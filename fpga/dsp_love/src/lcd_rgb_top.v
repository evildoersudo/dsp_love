==> flow/design.v <==
parameter WDEPTH = 1024;
parameter WDSIZE = 16;
parameter RDEPTH = 1024;
parameter RDSIZE = 16;
parameter ASIZE = 10;
parameter RASIZE = 10;
module clk_div(
    input               clk,           
    input               rst_n,
    input       [15:0]  lcd_id,
    output  reg         lcd_pclk
    );
reg          clk_25m;
reg          clk_12_5m;
reg          div_4_cnt;
always @(posedge clk or negedge rst_n) begin
    if(!rst_n)
        clk_25m <= 1'b0;
    else 
        clk_25m <= ~clk_25m;
end
always @(posedge clk or negedge rst_n) begin
    if(!rst_n) begin
        div_4_cnt <= 1'b0;
        clk_12_5m <= 1'b0;
    end    
    else begin
        div_4_cnt <= div_4_cnt + 1'b1;
        if(div_4_cnt == 1'b1)
            clk_12_5m <= ~clk_12_5m;
    end        
end
always @(*) begin
    case(lcd_id)
        16'h4342 : lcd_pclk = clk_12_5m;
        16'h7084 : lcd_pclk = clk_25m;       
        16'h7016 : lcd_pclk = clk;
        16'h4384 : lcd_pclk = clk_25m;
        16'h1018 : lcd_pclk = clk;
        default :  lcd_pclk = 0;
    endcase      
end
endmodule
module lcd_display(
    input                lcd_pclk,        
    input                rst_n,           
    input        [10:0]  pixel_xpos,      
    input        [10:0]  pixel_ypos,      
    input        [10:0]  h_disp,          
    input        [10:0]  v_disp,          
    output       [15:0]  pixel_data,      
    input        [9:0]   fft_point_cnt,   
    input        [15:0]  fft_data,        
    output               fft_point_done,  
    output               data_req         
    );
localparam BLACK  = 16'b00000_000000_00000;      
localparam WHITE  = 16'b11111_111111_11111;      
localparam BLUE  = 16'b00000_000000_11111;      
assign data_req = ((pixel_ypos == fft_point_cnt + 7'd78)
                    && (pixel_xpos == h_disp - 1)) ? 1'b1 : 1'b0;
assign pixel_data = ((pixel_ypos == fft_point_cnt + 7'd78)
                    && (pixel_xpos <= fft_data[11:2]<<2)) ? BLUE : WHITE;                                 
assign fft_point_done  = ((pixel_ypos == fft_point_cnt + 7'd78)
                    && (pixel_xpos == h_disp - 1)) ? 1'b1 : 1'b0;                    
endmodule 
module lcd_driver(
    input                lcd_pclk,     
    input                rst_n,        
    input        [15:0]  lcd_id,       
    input        [15:0]  pixel_data,   
    output       [10:0]  pixel_xpos,   
    output       [10:0]  pixel_ypos,   
    output  reg  [10:0]  h_disp,       
    output  reg  [10:0]  v_disp,       
    output               lcd_de,       
    output               lcd_hs,       
    output               lcd_vs,       
    output     reg       lcd_bl,       
    output               lcd_clk,      
    output       [15:0]  lcd_rgb,      
    output     reg       lcd_rst       
    );
parameter  H_SYNC_4342   =  11'd41;      
parameter  H_BACK_4342   =  11'd2;       
parameter  H_DISP_4342   =  11'd480;     
parameter  H_FRONT_4342  =  11'd2;       
parameter  H_TOTAL_4342  =  11'd525;     
parameter  V_SYNC_4342   =  11'd10;      
parameter  V_BACK_4342   =  11'd2;       
parameter  V_DISP_4342   =  11'd272;     
parameter  V_FRONT_4342  =  11'd2;       
parameter  V_TOTAL_4342  =  11'd286;     
parameter  H_SYNC_7084   =  11'd128;     
parameter  H_BACK_7084   =  11'd88;      
parameter  H_DISP_7084   =  11'd800;     
parameter  H_FRONT_7084  =  11'd40;      
parameter  H_TOTAL_7084  =  11'd1056;    
parameter  V_SYNC_7084   =  11'd2;       
parameter  V_BACK_7084   =  11'd33;      
parameter  V_DISP_7084   =  11'd480;     
parameter  V_FRONT_7084  =  11'd10;      
parameter  V_TOTAL_7084  =  11'd525;     
parameter  H_SYNC_7016   =  11'd20;      
parameter  H_BACK_7016   =  11'd140;     
parameter  H_DISP_7016   =  11'd1024;    
parameter  H_FRONT_7016  =  11'd160;     
parameter  H_TOTAL_7016  =  11'd1344;    
parameter  V_SYNC_7016   =  11'd3;       
parameter  V_BACK_7016   =  11'd20;      
parameter  V_DISP_7016   =  11'd600;     
parameter  V_FRONT_7016  =  11'd12;      
parameter  V_TOTAL_7016  =  11'd635;     
parameter  H_SYNC_1018   =  11'd10;      
parameter  H_BACK_1018   =  11'd80;      
parameter  H_DISP_1018   =  11'd1280;    
parameter  H_FRONT_1018  =  11'd70;      
parameter  H_TOTAL_1018  =  11'd1440;    
parameter  V_SYNC_1018   =  11'd3;       
parameter  V_BACK_1018   =  11'd10;      
parameter  V_DISP_1018   =  11'd800;     
parameter  V_FRONT_1018  =  11'd10;      
parameter  V_TOTAL_1018  =  11'd823;     
parameter  H_SYNC_4384   =  11'd128;     
parameter  H_BACK_4384   =  11'd88;      
parameter  H_DISP_4384   =  11'd800;     
parameter  H_FRONT_4384  =  11'd40;      
parameter  H_TOTAL_4384  =  11'd1056;    
parameter  V_SYNC_4384   =  11'd2;       
parameter  V_BACK_4384   =  11'd33;      
parameter  V_DISP_4384   =  11'd480;     
parameter  V_FRONT_4384  =  11'd10;      
parameter  V_TOTAL_4384  =  11'd525;     
reg  [10:0] h_sync ;
reg  [10:0] h_back ;
reg  [10:0] h_total;
reg  [10:0] v_sync ;
reg  [10:0] v_back ;
reg  [10:0] v_total;
reg  [10:0] h_cnt  ;
reg  [10:0] v_cnt  ;
wire        lcd_en;
wire        data_req;
assign  lcd_hs = 1'b1;         
assign  lcd_vs = 1'b1;         
assign  lcd_clk = lcd_pclk;    
assign  lcd_de = lcd_en;       
assign  lcd_en = ((h_cnt >= h_sync + h_back) && (h_cnt < h_sync + h_back + h_disp)
                  && (v_cnt >= v_sync + v_back) && (v_cnt < v_sync + v_back + v_disp)) 
                  ? 1'b1 : 1'b0;
assign data_req = ((h_cnt >= h_sync + h_back - 1'b1) && (h_cnt < h_sync + h_back + h_disp - 1'b1)
                  && (v_cnt >= v_sync + v_back) && (v_cnt < v_sync + v_back + v_disp)) 
                  ? 1'b1 : 1'b0;
assign pixel_xpos = data_req ? (h_cnt - (h_sync + h_back - 1'b1)) : 11'd0;
assign pixel_ypos = data_req ? (v_cnt - (v_sync + v_back - 1'b1)) : 11'd0;
assign lcd_rgb = lcd_en ? pixel_data : 16'd0;
always @(posedge lcd_pclk) begin
    case(lcd_id)
        16'h4342 : begin
            h_sync  <= H_SYNC_4342; 
            h_back  <= H_BACK_4342; 
            h_disp  <= H_DISP_4342; 
            h_total <= H_TOTAL_4342;
            v_sync  <= V_SYNC_4342; 
            v_back  <= V_BACK_4342; 
            v_disp  <= V_DISP_4342; 
            v_total <= V_TOTAL_4342;            
        end
        16'h7084 : begin
            h_sync  <= H_SYNC_7084; 
            h_back  <= H_BACK_7084; 
            h_disp  <= H_DISP_7084; 
            h_total <= H_TOTAL_7084;
            v_sync  <= V_SYNC_7084; 
            v_back  <= V_BACK_7084; 
            v_disp  <= V_DISP_7084; 
            v_total <= V_TOTAL_7084;        
        end
        16'h7016 : begin
            h_sync  <= H_SYNC_7016; 
            h_back  <= H_BACK_7016; 
            h_disp  <= H_DISP_7016; 
            h_total <= H_TOTAL_7016;
            v_sync  <= V_SYNC_7016; 
            v_back  <= V_BACK_7016; 
            v_disp  <= V_DISP_7016; 
            v_total <= V_TOTAL_7016;            
        end
        16'h4384 : begin
            h_sync  <= H_SYNC_4384; 
            h_back  <= H_BACK_4384; 
            h_disp  <= H_DISP_4384; 
            h_total <= H_TOTAL_4384;
            v_sync  <= V_SYNC_4384; 
            v_back  <= V_BACK_4384; 
            v_disp  <= V_DISP_4384; 
            v_total <= V_TOTAL_4384;             
        end        
        16'h1018 : begin
            h_sync  <= H_SYNC_1018; 
            h_back  <= H_BACK_1018; 
            h_disp  <= H_DISP_1018; 
            h_total <= H_TOTAL_1018;
            v_sync  <= V_SYNC_1018; 
            v_back  <= V_BACK_1018; 
            v_disp  <= V_DISP_1018; 
            v_total <= V_TOTAL_1018;        
        end
        default : begin
            h_sync  <= H_SYNC_4342; 
            h_back  <= H_BACK_4342; 
            h_disp  <= H_DISP_4342; 
            h_total <= H_TOTAL_4342;
            v_sync  <= V_SYNC_4342; 
            v_back  <= V_BACK_4342; 
            v_disp  <= V_DISP_4342; 
            v_total <= V_TOTAL_4342;          
        end
    endcase
end
always@ (posedge lcd_pclk or negedge rst_n) begin
    if(!rst_n) 
        h_cnt <= 11'd0;
    else begin
        if(h_cnt == h_total - 1'b1)
            h_cnt <= 11'd0;
        else
            h_cnt <= h_cnt + 1'b1;           
    end
end
always@ (posedge lcd_pclk or negedge rst_n) begin
    if(!rst_n) 
        v_cnt <= 11'd0;
    else begin
        if(h_cnt == h_total - 1'b1) begin
            if(v_cnt == v_total - 1'b1)
                v_cnt <= 11'd0;
            else
                v_cnt <= v_cnt + 1'b1;    
        end
    end    
end
always@ (posedge lcd_pclk or negedge rst_n) begin
    if(!rst_n)begin 
        lcd_rst <= 0;
        lcd_bl <= 0;
    end
    else begin
        lcd_rst <= 1;
        lcd_bl <= 1;
    end
end
endmodule
module lcd_rgb_top(
    input                clk,             
    input                rst_n,           
    output               lcd_de,          
    output               lcd_hs,          
    output               lcd_vs,          
    output               lcd_clk,         
    output        [15:0]  lcd_rgb,         
    output               lcd_rst,
    output               lcd_bl ,
    input        [9:0]   fft_point_cnt,   
    input        [15:0]  fft_data,        
    output               fft_point_done,  
    output               data_req         
    );                                                      
wire          lcd_pclk  ;     
wire  [10:0]  pixel_xpos;     
wire  [10:0]  pixel_ypos;     
wire  [10:0]  h_disp    ;     
wire  [10:0]  v_disp    ;     
wire  [15:0]  pixel_data;     
wire  [15:0]  lcd_rgb_o ;     
assign lcd_rgb = lcd_de ?  lcd_rgb_o :  {16{1'bz}};
clk_div u_clk_div(
    .clk           (clk      ),
    .rst_n         (rst_n    ),
    .lcd_id        (16'h7016 ),
    .lcd_pclk      (lcd_pclk )
    );    
lcd_display u_lcd_display(
    .lcd_pclk       (lcd_pclk  ),
    .rst_n          (rst_n     ),
    .pixel_xpos     (pixel_xpos),
    .pixel_ypos     (pixel_ypos),
    .h_disp         (h_disp    ),
    .v_disp         (v_disp    ),
    .pixel_data     (pixel_data),
    .fft_point_cnt  (fft_point_cnt),
    .fft_data       (fft_data  ),
    .fft_point_done (fft_point_done),
    .data_req       (data_req  )    
    );    
lcd_driver u_lcd_driver(
    .lcd_pclk      (lcd_pclk  ),
    .rst_n         (rst_n     ),
    .lcd_id        (16'h7016  ),
    .pixel_data    (pixel_data),
    .pixel_xpos    (pixel_xpos),
    .pixel_ypos    (pixel_ypos),
    .h_disp        (h_disp    ),
    .v_disp        (v_disp    ),
    .lcd_de        (lcd_de    ),
    .lcd_hs        (lcd_hs    ),
    .lcd_vs        (lcd_vs    ),   
    .lcd_clk       (lcd_clk   ),
    .lcd_rgb       (lcd_rgb_o ),
    .lcd_rst       (lcd_rst   ),
    .lcd_bl        (lcd_bl)
    );
endmodule
======== From RTL to reports: lcd_rgb_top ========
The steps from the RTL of lcd_rgb_top to its reports follow in flow order.
Line numbers count from 1 in the design file above.
Operators carry their Yosys type and port widths (W data, S select, Z words).
Library cell names are shortened.
A cell with -- has no value.
inputs
  top module .............................. lcd_rgb_top
  clock ................................... clk
  cell library ............................ sky130hd
  corner .................................. tt_025C_1v80

======== Word-level counts ========
Yosys after proc, flatten, opt, wreduce and memory -nomap, before mapping. Enables and synchronous resets that opt folds into registers are not counted as muxes. Memory bits, and registers merged into a memory's read port (data or address), are not among the register bits. Print and check cells are not counted. Equal cells are merged and count once.
cells by class
  reduce/logical cells .................... 8
  add/subtract/negate cells ............... 5
  $lt $le $gt $ge ......................... 7
  multiplexer cells ....................... 9
  equal/unequal tests ..................... 4
operators by type and width
  cell                     number
  $mux W11                 4
  $mux W16                 2
  $add A11 B1 Y11 const B  2
  $eq A11 B10 Y1 const B   2
  $lt A11 B11 Y1 const B   2
  $ge A11 B8 Y1 const B    2
  $add A10 B7 Y11 const B  1
  $lt A11 B10 Y1 const B   1
  $le A11 B11 Y1           1
  $eq A11 B11 Y1           1
  $eq A11 B11 Y1 const B   1
  $sub A11 B5 Y11 const B  1
  $ge A11 B5 Y1 const B    1
  $sub A11 B8 Y11 const B  1
  $logic_and A1 B1 Y1      8
  $mux W1                  3
bit counts
  register bits after elaboration ......... 23
  output and inout port bits .............. 24

======== Depth ========
Longest topological path by Yosys (ltp), each cell counted once; first at word level (registers and memories cut), then after technology mapping (sequential cells cut; the memories' decode and read muxes count).
depth
  word-level depth ........................ 10
  ABC_AREA ................................ 0
  depth in mapped cells ................... 19
  mapped depth without buffers ............ 15

======== Netlist ========
Yosys stat after the flow's synthesis: flattened, memories mapped to cells. It holds for the ABC_AREA given above (unset counts as 0); a run with the other value may have another netlist.
Totals and module areas in this step are rounded.
mapped netlist
  buffers ................................. 38
  mapped flip-flops ....................... 23
  cells in the netlist .................... 332
  mapped area ............................. 2570 µm²
  sequential area ......................... 576 µm²
cells by type
  cell type  number
  dfrtp_1    23
  ha_1       15
  buf_4      20
  xor2_1     16
  xnor2_1    15
  nor2_1     28
  nand2_1    26
  o21ai_0    19
  a21oi_1    16
  inv_1      21
  nand3_1    12
  a31oi_1    7
  nand4_1    7
  nor2b_1    7
  nor3_1     8
  or3_1      6
  buf_2      7
  buf_6      3
Other cell types: 41; their cells: 76.
The figures by module come from a second, unflattened synthesis with its own total; it is not the netlist above.
second synthesis, totals
  cell total of the unflattened synthesis .. 813
  area (unflattened synthesis) ............ 6510 µm²
Rows give one instance, submodules left out.
by module
  module       cells  seq. area (µm²)  times used  area (µm²)
  lcd_driver   635    976              1           5210
  lcd_display  150    0.0              1           1060
  clk_div      26     75.1             1           229
  lcd_rgb_top  2      0.0              1           7.5

==> results <==
Measured data: module lcd_rgb_top, platform sky130hd, 2 stored runs of the flow under differing settings, order arbitrary. Input and output delays are each 20% of the period that was set; the output load is 0.01 pF.
"period achieved" means the clock period less the worst setup slack. The figure is calculated, with input and output delays left at 20% of the set period.
By "worst path time" is meant the share of the clock period that the worst setup path is allowed (20% is reserved at inputs, 20% at outputs), minus its slack. Clock arrival times at its registers enter into it.
By "total design power" is meant OpenSTA's value without simulated activity: inputs other than the clock are taken to toggle once in ten clock periods, and the tool carries that through the logic.
Values from the reports are rounded here.

---- run A ----
settings
  period_ns = 3.18
  CAP_MARGIN = 20
  CORE_MARGIN = 2
  CORE_UTILIZATION = 40
  SLEW_MARGIN = 20
results
  utilization after layout ................ 59.5 %
  worst hold slack in the final report .... 0.553 ns
  total design power ...................... 734 µW
  total negative setup slack .............. -14.7 ns
  worst path time ......................... 3.77 ns
  kind of the worst setup path ............ register to output
  total die area .......................... 7080 µm²
  netlist area reported by Yosys .......... 2570 µm²
  std-cell area (final layout) ............ 3740 µm²
  worst setup slack after layout .......... -1.23 ns
  period achieved ......................... 4.409 ns

---- run B ----
settings
  period_ns = 4.42
  CORE_UTILIZATION = 26
  SETUP_SLACK_MARGIN = -0.13
  PLACE_DENSITY_LB_ADDON = 0.13
  HOLD_SLACK_MARGIN = 0.23
  CORE_ASPECT_RATIO = 0.56
  CELL_PAD_IN_SITES_DETAIL_PLACEMENT = 2
  GPL_TIMING_DRIVEN = 1
  SLEW_MARGIN = 5
  CAP_MARGIN = 20
  CORE_MARGIN = 2
results
  utilization after layout ................ 38.6 %
  worst hold slack in the final report .... 0.571 ns
  total design power ...................... 685 µW
  total negative setup slack .............. -3.52 ns
  worst path time ......................... 3.89 ns
  kind of the worst setup path ............ register to output
  total die area .......................... 10700 µm²
  netlist area reported by Yosys .......... 2570 µm²
  std-cell area (final layout) ............ 3750 µm²
  worst setup slack after layout .......... -0.356 ns
  period achieved ......................... 4.776 ns
